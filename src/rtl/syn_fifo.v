==> flow/design.v <==
module fifo_ram #(
    DATA_WIDTH              =        8,
    RAM_DEPTH               =        16,
    ADDR_WIDTH              =        4
)(
    input                                                   w_clk,
    input                                                   r_clk,
    input                                                   rst_n,
    input                                                   r_en,
    input                   [ADDR_WIDTH - 1 : 0]            r_addr,
    output                  [DATA_WIDTH - 1 : 0]            r_data,
    input                                                   w_en,
    input                   [ADDR_WIDTH - 1 : 0]            w_addr,
    input                   [DATA_WIDTH - 1 : 0]            w_data
);
    reg                     [DATA_WIDTH - 1 : 0]            mem[RAM_DEPTH-1:0];
    reg                     [DATA_WIDTH - 1 : 0]            r_data_out;
    always @(posedge r_clk) begin
        if (!rst_n) begin
            r_data_out <= 0;
        end
        else begin
            if (r_en) begin
                r_data_out <= mem[r_addr];
            end
        end
    end
    assign r_data = r_data_out;
    always @(posedge w_clk) begin
        if (w_en) begin
            mem[w_addr] = w_data;
        end
    end
endmodule
module syn_fifo #(
    DATA_WIDTH              =        8,
    FIFO_DEPTH              =        16,
    ADDR_WIDTH              =        4
) (
    input                                                   clk,
    input                                                   rst_n,
    input                                                   w_en,
    input                   [DATA_WIDTH - 1 : 0]            w_data,
    input                                                   r_en,
    output                  [DATA_WIDTH - 1 : 0]            r_data,
    output                                                  is_empty,
    output                                                  is_full,
    output                  [ADDR_WIDTH : 0]                room_avail,
    output                  [ADDR_WIDTH : 0]                data_avail
);
    reg                     [ADDR_WIDTH : 0]                room_avail,room_avail_nxt;
    reg                     [ADDR_WIDTH : 0]                data_avail,data_avail_nxt;
    reg                                                     is_empty,is_empty_nxt;
    reg                                                     is_full,is_full_nxt;
    reg                     [ADDR_WIDTH : 0]                w_ptr,w_ptr_nxt;
    reg                     [ADDR_WIDTH : 0]                r_ptr,r_ptr_nxt;
    always @* begin
        w_ptr_nxt = w_ptr;
        if (w_en) begin
            w_ptr_nxt = w_ptr + 1'b1;
        end
    end
    always @* begin
        r_ptr_nxt = r_ptr;
        if (r_en) begin
            r_ptr_nxt = r_ptr + 1'b1;
        end
    end
    always @* begin
        is_empty_nxt = 0;
        is_full_nxt  = 0;
        if (w_ptr[ADDR_WIDTH - 1 : 0] == r_ptr[ADDR_WIDTH - 1 : 0]) begin
            if (w_ptr[ADDR_WIDTH] ^ r_ptr[ADDR_WIDTH]) begin
                is_full_nxt = 1'b1;
            end
            else begin
                is_empty_nxt = 1'b1;
            end
        end
    end
    always @* begin
        room_avail_nxt = room_avail;
        data_avail_nxt = data_avail;
        if (w_ptr[ADDR_WIDTH - 1 : 0] > r_ptr[ADDR_WIDTH - 1 : 0]) begin
            data_avail_nxt = w_ptr[ADDR_WIDTH - 1 : 0] - r_ptr[ADDR_WIDTH - 1 : 0];
            room_avail_nxt = FIFO_DEPTH - w_ptr[ADDR_WIDTH - 1 : 0] + r_ptr[ADDR_WIDTH - 1 : 0];
        end
        else begin
            if (w_ptr[ADDR_WIDTH - 1 : 0] < r_ptr[ADDR_WIDTH - 1 : 0]) begin
                data_avail_nxt = -(w_ptr[ADDR_WIDTH - 1 : 0] - r_ptr[ADDR_WIDTH - 1 : 0]);
                room_avail_nxt = FIFO_DEPTH + w_ptr[ADDR_WIDTH - 1 : 0] - r_ptr[ADDR_WIDTH - 1 : 0];
            end
            else begin
                if (w_ptr[ADDR_WIDTH - 1 : 0] == r_ptr[ADDR_WIDTH - 1 : 0]) begin
                    data_avail_nxt = !(w_ptr[ADDR_WIDTH] ^ r_ptr[ADDR_WIDTH]) ? 0 : FIFO_DEPTH;
                    room_avail_nxt = (w_ptr[ADDR_WIDTH] ^ r_ptr[ADDR_WIDTH]) ? 0 : FIFO_DEPTH;
                end
            end
        end
    end
    always @(posedge clk) begin
        if (!rst_n) begin
            w_ptr      <= 0;
            r_ptr      <= 0;
            is_full    <= 0;
            is_empty   <= 1'b1;
            room_avail <= FIFO_DEPTH;
            data_avail <= 0;
        end
        else begin
            w_ptr      <= w_ptr_nxt;
            r_ptr      <= r_ptr_nxt;
            is_full    <= is_full_nxt;
            is_empty   <= is_empty_nxt;
            room_avail <= room_avail_nxt;
            data_avail <= data_avail_nxt;
        end
    end
    fifo_ram #(
        .DATA_WIDTH(DATA_WIDTH),
        .RAM_DEPTH(FIFO_DEPTH),
        .ADDR_WIDTH(ADDR_WIDTH)
    ) fifo_ram_ins (
        .w_clk(clk),
        .r_clk(clk),
        .rst_n(rst_n),
        .r_en(r_en),
        .r_addr(r_ptr[ADDR_WIDTH - 1 : 0]),
        .r_data(r_data),
        .w_en(w_en),
        .w_addr(w_ptr[ADDR_WIDTH - 1 : 0]),
        .w_data(w_data)
    );
endmodule
-- Reports on syn_fifo
What the tools print for syn_fifo, step after step.
Lines are those of the file above, counted from 1.
Library cell names are shortened.
A cell with -- has no value.
- top: syn_fifo
- clock port: clk
- library: sky130hd
- library corner: tt_025C_1v80

-- Word level
Counts by Yosys on the flattened word-level netlist (proc, flatten, opt, wreduce; memories kept). Register bits leave out memories and registers merged into their read ports (data or address). Print and check cells are left out. Cells with the same type and inputs are merged into one.
Memory sizes are those after Yosys's memory passes, which may raise the word count (mostly to a power of two), join words into wider ones and drop unused or constant bits.
- noted flip-flop bits (word level): 22
- RAM bits: 128
- noted clocked read ports x word width: 8
- noted memory cells: 1
- noted bits of input ports: 12
- output and inout port bits: 20
- cells after elaboration at 36
- $add $sub $neg at 8
- noted order comparisons: 2
- equality and inequality tests at 1
- noted mux-type cells: 14
- noted bitwise logic cells: 1
- noted reduce/logical cells: 3
- memories (name ; depth ; width ; read ports ; wr ports ; RTL line ; source):
    fifo_ram_ins.mem ; 16 ; 8 ; 1 ; 1 ; 16 ; reg                     [DATA_WIDTH - 1 : 0]            mem[RAM_DEPTH-1:0];
- operator list (kind ; number):
    5-bit two-way mux ; 8
    5-bit by 1-bit adder with 5-bit output with constant B ; 2
    8-bit two-way mux ; 1
    4-bit by 4-bit subtractor with 5-bit output ; 1
    5-bit by 4-bit adder with 5-bit output ; 1
    5-bit by 4-bit subtractor with 5-bit output ; 1
    5-bit by 4-bit adder with 5-bit output with constant A ; 1
    5-bit by 4-bit subtractor with 5-bit output with constant A ; 1
    5-bit negator ; 1
    4-bit > comparator ; 1
    4-bit less-than comparator ; 1
    4-bit == test ; 1
    4-bit two-way mux ; 1
    1-bit two-way mux ; 4
    3-bit nonzero test ; 1
    2-bit AND reduction ; 1
    1-bit XOR ; 1
    1-bit logical NOT ; 1

-- Longest topological paths
Longest topological path by Yosys (ltp), each cell counted once; first at word level (registers and memories cut), then after technology mapping (sequential cells cut; the memories' decode and read muxes count).
- noted depth in word-level cells: 5
- noted ABC_AREA: 0
- depth in mapped cells: 9
- noted depth with buffers taken out: 8

-- Mapped cells and area
Source: synth_stat.txt of the flow (Yosys; design flattened, memories mapped). It holds for the ABC_AREA given above (unset counts as 0); a run with the other value may have another netlist.
- cells in the netlist at 407
- noted synthesis area: 6532.5 um2
- sequential part of the area at 4424.2 um2
- noted flip-flops: 157
- buffers at 19
- cells by type (cell type ; number ; area in all (um2)):
    edfxtp_1 ; 128 ; 3.84E+03
    dfxtp_1 ; 29 ; 580.557
    mux4_2 ; 16 ; 360.346
    mux2i_1 ; 25 ; 250.24
    ha_1 ; 14 ; 175.168
    mux2_2 ; 14 ; 157.651
    and2_1 ; 16 ; 100.096
    o311ai_0 ; 9 ; 78.826
    nor2_1 ; 17 ; 63.811
    a22o_1 ; 7 ; 61.309
    xnor2_1 ; 7 ; 61.309
    nand3b_1 ; 7 ; 52.55
    o22ai_1 ; 8 ; 50.048
    or3_1 ; 8 ; 50.048
    o21ai_0 ; 9 ; 45.043
    inv_1 ; 11 ; 41.29
    fa_1 ; 2 ; 40.038
    and3_1 ; 6 ; 37.536
Not listed: further types 28, cells in them 74.
By module: a second synthesis without flattening, with its own total; a netlist apart from the flattened one above.
- cell total of the unflattened synthesis at 462
- noted area total of the unflattened synthesis: 6621.4 um2
Rows give one instance, submodules left out.
- by module (module ; instances ; cells ; area (um2) ; sequential area (um2)):
    fifo_ram ; 1 ; 318 ; 5351.4 ; 4003.8
    syn_fifo ; 1 ; 144 ; 1270.0 ; 420.4

-- Path before layout
Source: OpenSTA report_checks on the synthesized netlist (no wires, ideal clock, input and output delay 20% of the period each), path of least setup slack; recovery checks are left aside. Register names are those of the netlist, which keeps one name where synthesis merged equal registers.
- path type: register -> register
- start point: register w_ptr[0]
- end point: register data_avail[4]
- period: 3.35 ns
- library setup time: 0.060 ns
- noted time at the first pin: 0.000 ns
- arrival time at 2.124 ns
- noted required time: 3.290 ns
- setup slack at 1.166 ns
- path delay: 2.184 ns
- noted stages: 9
- noted path buffers: 0
- synthesis period reached: 2.184 ns
"path delay" is the arrival time less input delay plus setup time.
"stages" counts driving pins, that of a launching flip-flop among them; a cell with two outputs on the path counts twice.
"synthesis period reached" is the clock period less the worst setup slack; recovery checks do not enter. This is arithmetic on one report: input and output delays are still those of the set period (20% each).
The rows between start and end are the longest chain of elaborated cells between them; the timing report does not say that the signal goes this way. Where chains are equally long, one stands for them.
Each line given opens the expression or statement behind the cell; cells for indexed reads and writes are added by Yosys, which also makes memories of some case tables.
- cells stage by stage: dfxtp_1 -> inv_1 -> ha_1 -> fa_1 -> ha_1 -> o21ai_0 -> a2111o_1 -> o21ai_0 -> and3_1
- cells in the longest elaborated chain: 4
- noted elaborated cells between the ends (all ways): 9
- classes of those cells: add/sub: 2; compare: 2; eq/ne: 1; mux: 3; reduce/logical: 1
- ends and longest elaborated chain, after synthesis (what ; RTL line ; source):
    start: declaration ; 55 ; reg                     [ADDR_WIDTH : 0]                w_ptr,w_ptr_nxt;
    start: assignment ; 103 ; w_ptr      <= 0;
    start: assignment ; 111 ; w_ptr      <= w_ptr_nxt;
    4-bit by 4-bit subtractor with 5-bit output ; 90 ; data_avail_nxt = -(w_ptr[ADDR_WIDTH - 1 : 0] - r_ptr[ADDR_WIDTH - 1 : 0]);
    5-bit negator ; 90 ;
    5-bit two-way mux ; 89 ; if (w_ptr[ADDR_WIDTH - 1 : 0] < r_ptr[ADDR_WIDTH - 1 : 0]) begin
    5-bit two-way mux ; 84 ; if (w_ptr[ADDR_WIDTH - 1 : 0] > r_ptr[ADDR_WIDTH - 1 : 0]) begin
    end: assignment ; 108 ; data_avail <= 0;
    end: assignment ; 116 ; data_avail <= data_avail_nxt;
    end: declaration ; 49 ; output                  [ADDR_WIDTH : 0]                data_avail

-- Path in the finished layout
From the final timing report of job 1: the path of least setup slack in the routed layout; clock arrival at registers is part of the times.
- path type: register -> register
- start point: register w_ptr[0]
- end point: register data_avail[4]
- period: 1.86 ns
- library setup time: 0.05 ns
- noted time at the first pin: 0.52 ns
- arrival time at 2.40 ns
- noted required time: 2.33 ns
- setup slack at -0.07 ns
- noted stages: 9
- noted path buffers: 0
The rows between start and end are the longest chain of elaborated cells between them; the timing report does not say that the signal goes this way. Where chains are equally long, one stands for them.
- cells stage by stage: dfxtp_4 -> inv_4 -> ha_4 -> fa_1 -> ha_2 -> o21ai_1 -> a2111o_1 -> o21ai_1 -> and3_1
- cells in the longest elaborated chain: 4
- noted elaborated cells between the ends (all ways): 9
- classes of those cells: add/sub: 2; compare: 2; eq/ne: 1; mux: 3; reduce/logical: 1
- ends and longest elaborated chain, after layout (what ; RTL line ; source):
    start: declaration ; 55 ; reg                     [ADDR_WIDTH : 0]                w_ptr,w_ptr_nxt;
    start: assignment ; 103 ; w_ptr      <= 0;
    start: assignment ; 111 ; w_ptr      <= w_ptr_nxt;
    4-bit by 4-bit subtractor with 5-bit output ; 90 ; data_avail_nxt = -(w_ptr[ADDR_WIDTH - 1 : 0] - r_ptr[ADDR_WIDTH - 1 : 0]);
    5-bit negator ; 90 ;
    5-bit two-way mux ; 89 ; if (w_ptr[ADDR_WIDTH - 1 : 0] < r_ptr[ADDR_WIDTH - 1 : 0]) begin
    5-bit two-way mux ; 84 ; if (w_ptr[ADDR_WIDTH - 1 : 0] > r_ptr[ADDR_WIDTH - 1 : 0]) begin
    end: assignment ; 108 ; data_avail <= 0;
    end: assignment ; 116 ; data_avail <= data_avail_nxt;
    end: declaration ; 49 ; output                  [ADDR_WIDTH : 0]                data_avail

Ticket comment

Measured results for syn_fifo: 2 stored runs of the Yosys and OpenROAD flow on sky130hd. The settings differ; the order carries no meaning. The constraints put input and output delay at 20% of the set period each and load the outputs with 0.01 pF.
"clock period reached" is the run's clock period less its worst setup slack. It is reckoned from that one timing run; input and output delays stay at 20% of the period that was set.
"time used up by the worst setup path" means the part of the period allowed to the worst setup path (the constraints hold back 20% at inputs and 20% at outputs) less its slack; where the path has registers, the arrival times of their clocks count too.
"power consumption": no workload was simulated; the value follows from the tool's default switching activity.

Job 1

==> flow/run.sh <==
#!/bin/bash
# the make line also repeats the synthesis and layout settings of config.mk as NAME=value (left out here)
make -C /OpenROAD-flow-scripts/flow DESIGN_CONFIG=/design/flow/config.mk WORK_HOME=/design/flow/orfs CLKGATE_MAP_FILE= finish
==> flow/config.mk <==
export PLATFORM = sky130hd
export DESIGN_NAME = syn_fifo
export DESIGN_NICKNAME = syn_fifo
export VERILOG_FILES = /design/flow/design.v
export SDC_FILE = /design/flow/constraint.sdc
export NUM_CORES = 4
export LEC_CHECK = 0
export CAP_MARGIN = 20
export CELL_PAD_IN_SITES_GLOBAL_PLACEMENT = 1
export CORE_MARGIN = 8
export CORE_UTILIZATION = 63
export CTS_CLUSTER_SIZE = 63
export GPL_ROUTABILITY_DRIVEN = 0
export GPL_TIMING_DRIVEN = 1
export MIN_ROUTING_LAYER = met1
export PLACE_DENSITY_LB_ADDON = 0.13
export SLEW_MARGIN = 20
export TNS_END_PERCENT = 95
==> flow/constraint.sdc <==
create_clock -name core_clock -period 1.86 [get_ports {clk}]
set_input_delay 0.3720 -clock core_clock [delete_from_list [all_inputs] [get_ports {clk}]]
set_output_delay 0.3720 -clock core_clock [all_outputs]
set_load 0.01 [all_outputs]

Measured in job 1:
- die area: 13883.9 um2
- std-cell area (final layout): 8341.8 um2
- power consumption at 8585 uW
- utilization: 81.9%
- noted the setup slack of the worst path: -0.070 ns
- total negative slack on setup checks: -0.124 ns
- time used up by the worst setup path: 1.93 ns
- class of the worst setup path: register -> register
- worst hold slack at 0.536 ns
- clock period reached at 1.930 ns
- post-synthesis cell area at 6532.5 um2

Job 2

==> flow/run.sh <==
#!/bin/bash
# the make line also repeats the synthesis and layout settings of config.mk as NAME=value (left out here)
make -C /OpenROAD-flow-scripts/flow DESIGN_CONFIG=/design/flow/config.mk WORK_HOME=/design/flow/orfs CLKGATE_MAP_FILE= finish
==> flow/config.mk <==
export PLATFORM = sky130hd
export DESIGN_NAME = syn_fifo
export DESIGN_NICKNAME = syn_fifo
export VERILOG_FILES = /design/flow/design.v
export SDC_FILE = /design/flow/constraint.sdc
export NUM_CORES = 4
export LEC_CHECK = 0
export CAP_MARGIN = 20
export CELL_PAD_IN_SITES_DETAIL_PLACEMENT = 1
export CORE_ASPECT_RATIO = 1.14
export CORE_MARGIN = 4
export CORE_UTILIZATION = 69
export CTS_CLUSTER_SIZE = 95
export MIN_ROUTING_LAYER = met2
export PLACE_DENSITY_LB_ADDON = 0.05
export SETUP_SLACK_MARGIN = -0.1
export SLEW_MARGIN = 20
==> flow/constraint.sdc <==
create_clock -name core_clock -period 1.99 [get_ports {clk}]
set_input_delay 0.3980 -clock core_clock [delete_from_list [all_inputs] [get_ports {clk}]]
set_output_delay 0.3980 -clock core_clock [all_outputs]
set_load 0.01 [all_outputs]

Job 2: not finished: placement ended with error DPL-0033.
