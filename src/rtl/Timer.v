==> flow/design.v <==
module Timer(
    input                                                   clk,
    input                                                   rst_n,
    input                                                   cnt_sig,  
    input                                                   t_s,      
    input                   [2:0]                           tmod,     
    input                   [7:0]                           th,       
    input                   [7:0]                           tl,       
    output      reg         [7:0]                           th_nxt,
    output      reg         [7:0]                           tl_nxt,
    output                                                  t_o
);
    wire                    [7:0]                           cnt_th_nxt,cnt_tl_nxt;
    reg                                                     cnt_sig_early;
    wire                                                    cnt_sig_early_nxt;
    assign cnt_tl_nxt = t_s & (~cnt_sig & cnt_sig_early) ? tl - 1 : tl;
    assign cnt_th_nxt = (t_s == 1'b1 && tl == 0 && th != 0 && (~cnt_sig & cnt_sig_early)) ? th - 1 : th;
    wire                    [7:0]                           m0_th_nxt,m0_tl_nxt;
    assign m0_tl_nxt = t_s ? (tl - 1'b1) : tl;
    assign m0_th_nxt = (t_s == 1'b1 && tl == 0 && th != 0) ? th - 1 : th;
    wire                    [7:0]                           m1_th_nxt;
    wire                    [4:0]                           m1_tl_nxt;
    assign m1_tl_nxt = t_s ? (tl - 1'b1) : tl;
    assign m1_th_nxt = (t_s == 1'b1 && tl[4:0] == 5'b0 && th != 0) ? th - 1 : th;
    wire                    [7:0]                           m2_tl_nxt;
    reg                     [7:0]                           ini_val;
    wire                    [7:0]                           ini_val_nxt;
    reg                                                     t_s_early;
    wire                                                    t_s_early_nxt;
    assign m2_tl_nxt         = t_s ? ((tl == 0) ? ini_val : tl - 1) : tl;
    assign t_s_early_nxt     = t_s;
    assign ini_val_nxt       = (t_s & ~t_s_early) ? tl : ini_val;
    assign cnt_sig_early_nxt = cnt_sig;
    always @(posedge clk) begin
        if (!rst_n) begin
            t_s_early     <= 0;
            ini_val       <= 0;
            cnt_sig_early <= 0;
        end
        else begin
            t_s_early     <= t_s_early_nxt;
            ini_val       <= ini_val_nxt;
            cnt_sig_early <= cnt_sig_early_nxt;
        end
    end
    always @* begin
        th_nxt = th;
        tl_nxt = tl;
        if (!rst_n) begin
            th_nxt = th;
            tl_nxt = tl;
        end
        else begin
            if (tmod[2]) begin  
                tl_nxt = cnt_tl_nxt;
                th_nxt = cnt_th_nxt;
            end
            else begin  
                case (tmod[1:0])
                    2'b00: begin  
                        tl_nxt = m0_tl_nxt;
                        th_nxt = m0_th_nxt;
                    end
                    2'b01: begin  
                        tl_nxt = m1_tl_nxt;
                        th_nxt = m1_th_nxt;
                    end
                    2'b10: begin  
                        tl_nxt = m2_tl_nxt;
                    end
                    default:;
                endcase
            end
        end
    end
    assign t_o = ~(tmod[1] | tmod[0]) ? ((th == 0) & (tl == 0)) : (tmod[0] ? ((th == 0) & (tl[4:0] == 0)) : (tl == 0));
endmodule
### Step by step through the tools: Timer

The steps from the RTL of Timer to its reports follow in flow order.
Line numbers count from 1 in the design file above.
Operators carry their Yosys type and port widths (W data, S select, Z words).
Cell names lack the library's common part.
A cell with -- has no value.

* top: Timer
* clock: clk
* cell library: sky130hd
* timing corner: tt_025C_1v80

### Word level

Counts by Yosys on the flattened word-level netlist (proc, flatten, opt, wreduce; memories kept). Register bits leave out memories and registers merged into their read ports (data or address); mux counts leave out enables and synchronous resets folded into registers. Print and check cells are left out.

* register bits after elaboration: 10
* input port bits: 23
* output and inout bits: 17

* bitwise operators: 8
* $add $sub $neg: 3
* equal/unequal tests: 2
* reduce/logical cells: 10
* multiplexer cells: 15

Operator list (count)
* $mux W8: 11
* $sub A8 B1 Y8 const B: 3
* $pmux W8 S3: 1
* $logic_not A8 Y1: 2
* $pmux W8 S2: 1
* $reduce_bool A8 Y1: 1
* $and A1 B1 Y1: 5
* $logic_and A1 B1 Y1: 5
* $logic_not A5 Y1: 1
* $not A1 Y1: 2
* $eq A2 B1 Y1 const B: 1
* $eq A2 B2 Y1 const B: 1
* $logic_not A2 Y1: 1
* $mux W1: 2
* $or A1 B1 Y1: 1

### Depth

Depth = most cells in a row (Yosys ltp): at word level without a register or memory, in the mapped netlist without a sequential cell, where the memories' decode and read muxes count.

* word-level depth: 7
* ABC_AREA: 1
* gate-level depth with buffers: 13

### Synthesis result

Yosys stat after the flow's synthesis: flattened, memories mapped to cells. It holds for the ABC_AREA given above (unset counts as 0); a run with the other value may have another netlist.
Totals and module areas in this step are rounded.

* cell count: 255
* flip-flops: 10
* cell area after synthesis: 0.001379 mm^2

Cells by type (count)
* nand2_1: 66
* dfxtp_1: 10
* inv_1: 34
* a21oi_1: 25
* nand3_1: 24
* o21ai_0: 22
* nor2_1: 26
* ha_1: 3
* xor2_1: 4
* nand4_1: 5
* nor2_4: 2
* o31ai_1: 3
* buf_2: 4
* nand3_2: 2
* a21oi_4: 1
* a211oi_1: 2
* nor3_1: 3
* nand2_2: 2

Other cell types: 13; their cells: 17.

### Timing after synthesis

Source: OpenSTA report_checks on the synthesized netlist (no wires, ideal clock, input and output delay 20% of the period each), path of least setup slack; recovery checks are left aside. Register names are those of the netlist, which keeps one name where synthesis merged equal registers.

* path kind: input port to output port
* from: in tl[0]
* to: out th_nxt[0]
* delay of the path: 1.319 ns
* input delay: 0.512 ns
* clock period: 2.56 ns
* stages on the path: 10
* setup slack: 0.217 ns
* data arrival time: 1.831 ns
* period reached after synthesis: 2.343 ns

"delay of the path" is the arrival time less input delay plus setup time.
A path that ends at an output port has no setup time.
"stages on the path": output pins that drive a net of the path, with the launching flip-flop's if there is one; two outputs of one cell count as two.
"period reached after synthesis" is the clock period less the worst setup slack; recovery checks do not enter. This is arithmetic on one report: input and output delays are still those of the set period (20% each).
Between the ends stands the longest chain of elaborated cells between them, by number of cells; it is not shown to be the way that was timed. Of several equally long chains one is given.
A line is the first line of the expression or statement that the cell stems from. Yosys adds cells for indexed reads and writes and turns some case tables into memories.

* cells stage by stage: inv_1 ha_1 nand2_2 nor2_4 nand3_2 nor2_2 nand2_2 a21oi_4 nand2_4 xor2_1
* length of the longest elaborated chain: 7
* elaborated cells on any way between the ends: 13
* those cells by class: mux (6); reduce/logical (7)

Ends and longest elaborated chain, post-synthesis
* from (decl): line 8 `input                   [7:0]                           tl,`
* $logic_not A5 Y1: line 24 `assign m1_th_nxt = (t_s == 1'b1 && tl[4:0] == 5'b0 && th != 0) ? th - 1 : th;`
* $logic_and A1 B1 Y1 x2: line 24
* $mux W8: line 24
* $pmux W8 S2: line 59 `case (tmod[1:0])`
* $mux W8: line 54 `if (tmod[2]) begin`
* $mux W8: line 49 `if (!rst_n) begin`
* to (decl): line 9 `output      reg         [7:0]                           th_nxt,`

### Worst path after layout

From the final timing report of entry A: the path of least setup slack in the routed layout; clock arrival at registers is part of the times.

* path kind: input port to output port
* from: in tmod[1]
* to: out tl_nxt[6]
* setup slack: 0.66 ns
* data arrival time: 2.34 ns
* stages on the path: 9
* input delay: 0.75 ns
* clock period: 3.75 ns

Between the ends stands the longest chain of elaborated cells between them, by number of cells; it is not shown to be the way that was timed. Of several equally long chains one is given.

* cells stage by stage: clkdlybuf4s50_1 buf_4 nand2_1 nor2_2 inv_1 nand2_1 o31ai_2 a21boi_1 dlygate4sd2_1
* length of the longest elaborated chain: 4
* elaborated cells on any way between the ends: 6
* RTL lines with such cells: 3
* those cells by class: eq/ne (2); mux (3); reduce/logical (1)

Ends and longest elaborated chain, post-layout
* from (decl): line 6 `input                   [2:0]                           tmod,`
* $eq A2 B2 Y1: line 59 `case (tmod[1:0])`
* $pmux W8 S3: line 59
* $mux W8: line 54 `if (tmod[2]) begin`
* $mux W8: line 49 `if (!rst_n) begin`
* to (decl): line 10 `output      reg         [7:0]                           tl_nxt,`

Data sheet: physical implementation of Timer

Flow measurements of Timer on sky130hd: 2 stored runs with different settings, listed in no order. Input and output delays are each 20% of the period that was set; the output load is 0.01 pF.
"worst setup path time" means the part of the period allowed to the worst setup path (the constraints hold back 20% at inputs and 20% at outputs) less its slack; where the path has registers, the arrival times of their clocks count too.
"power consumption": no workload was simulated; the value follows from the tool's default switching activity.
The results are shown rounded.

### Entry A

Settings: `period_ns=3.75`, `CORE_UTILIZATION=30`, `SETUP_SLACK_MARGIN=0.55`, `HOLD_SLACK_MARGIN=0.18`, `CELL_PAD_IN_SITES_GLOBAL_PLACEMENT=2`, `ABC_AREA=1`, `GPL_ROUTABILITY_DRIVEN=1`, `CTS_CLUSTER_SIZE=44`, `CTS_CLUSTER_DIAMETER=274`, `CAP_MARGIN=20`, `CORE_MARGIN=2`, `SLEW_MARGIN=20`

- Chip area after synthesis (Yosys): 0.001379 mm^2
- Total die area: 0.005155 mm^2
- Standard-cell area after layout: 0.00238 mm^2
- Worst setup slack after layout: 0.658 ns
- Smallest hold slack: 0.505 ns
- Power consumption: 0.4651 mW
- Worst setup path time: 1.59 ns
- Critical path type: input port to output port

### Entry B

Settings: `period_ns=3.67`, `CORE_UTILIZATION=18`, `SETUP_SLACK_MARGIN=-0.27`, `PLACE_DENSITY_LB_ADDON=0.11`, `CELL_PAD_IN_SITES_GLOBAL_PLACEMENT=0`, `CELL_PAD_IN_SITES_DETAIL_PLACEMENT=1`, `ABC_AREA=1`, `CTS_CLUSTER_DIAMETER=169`, `MIN_ROUTING_LAYER=met1`, `MAX_ROUTING_LAYER=met5`, `CAP_MARGIN=20`, `CORE_MARGIN=2`, `SLEW_MARGIN=20`

- Chip area after synthesis (Yosys): 0.001379 mm^2
- Total die area: 0.008376 mm^2
- Standard-cell area after layout: 0.002273 mm^2
- Worst setup slack after layout: -0.091 ns
- Smallest hold slack: 0.491 ns
- Power consumption: 0.4511 mW
- Worst setup path time: 2.29 ns
- Critical path type: input port to output port
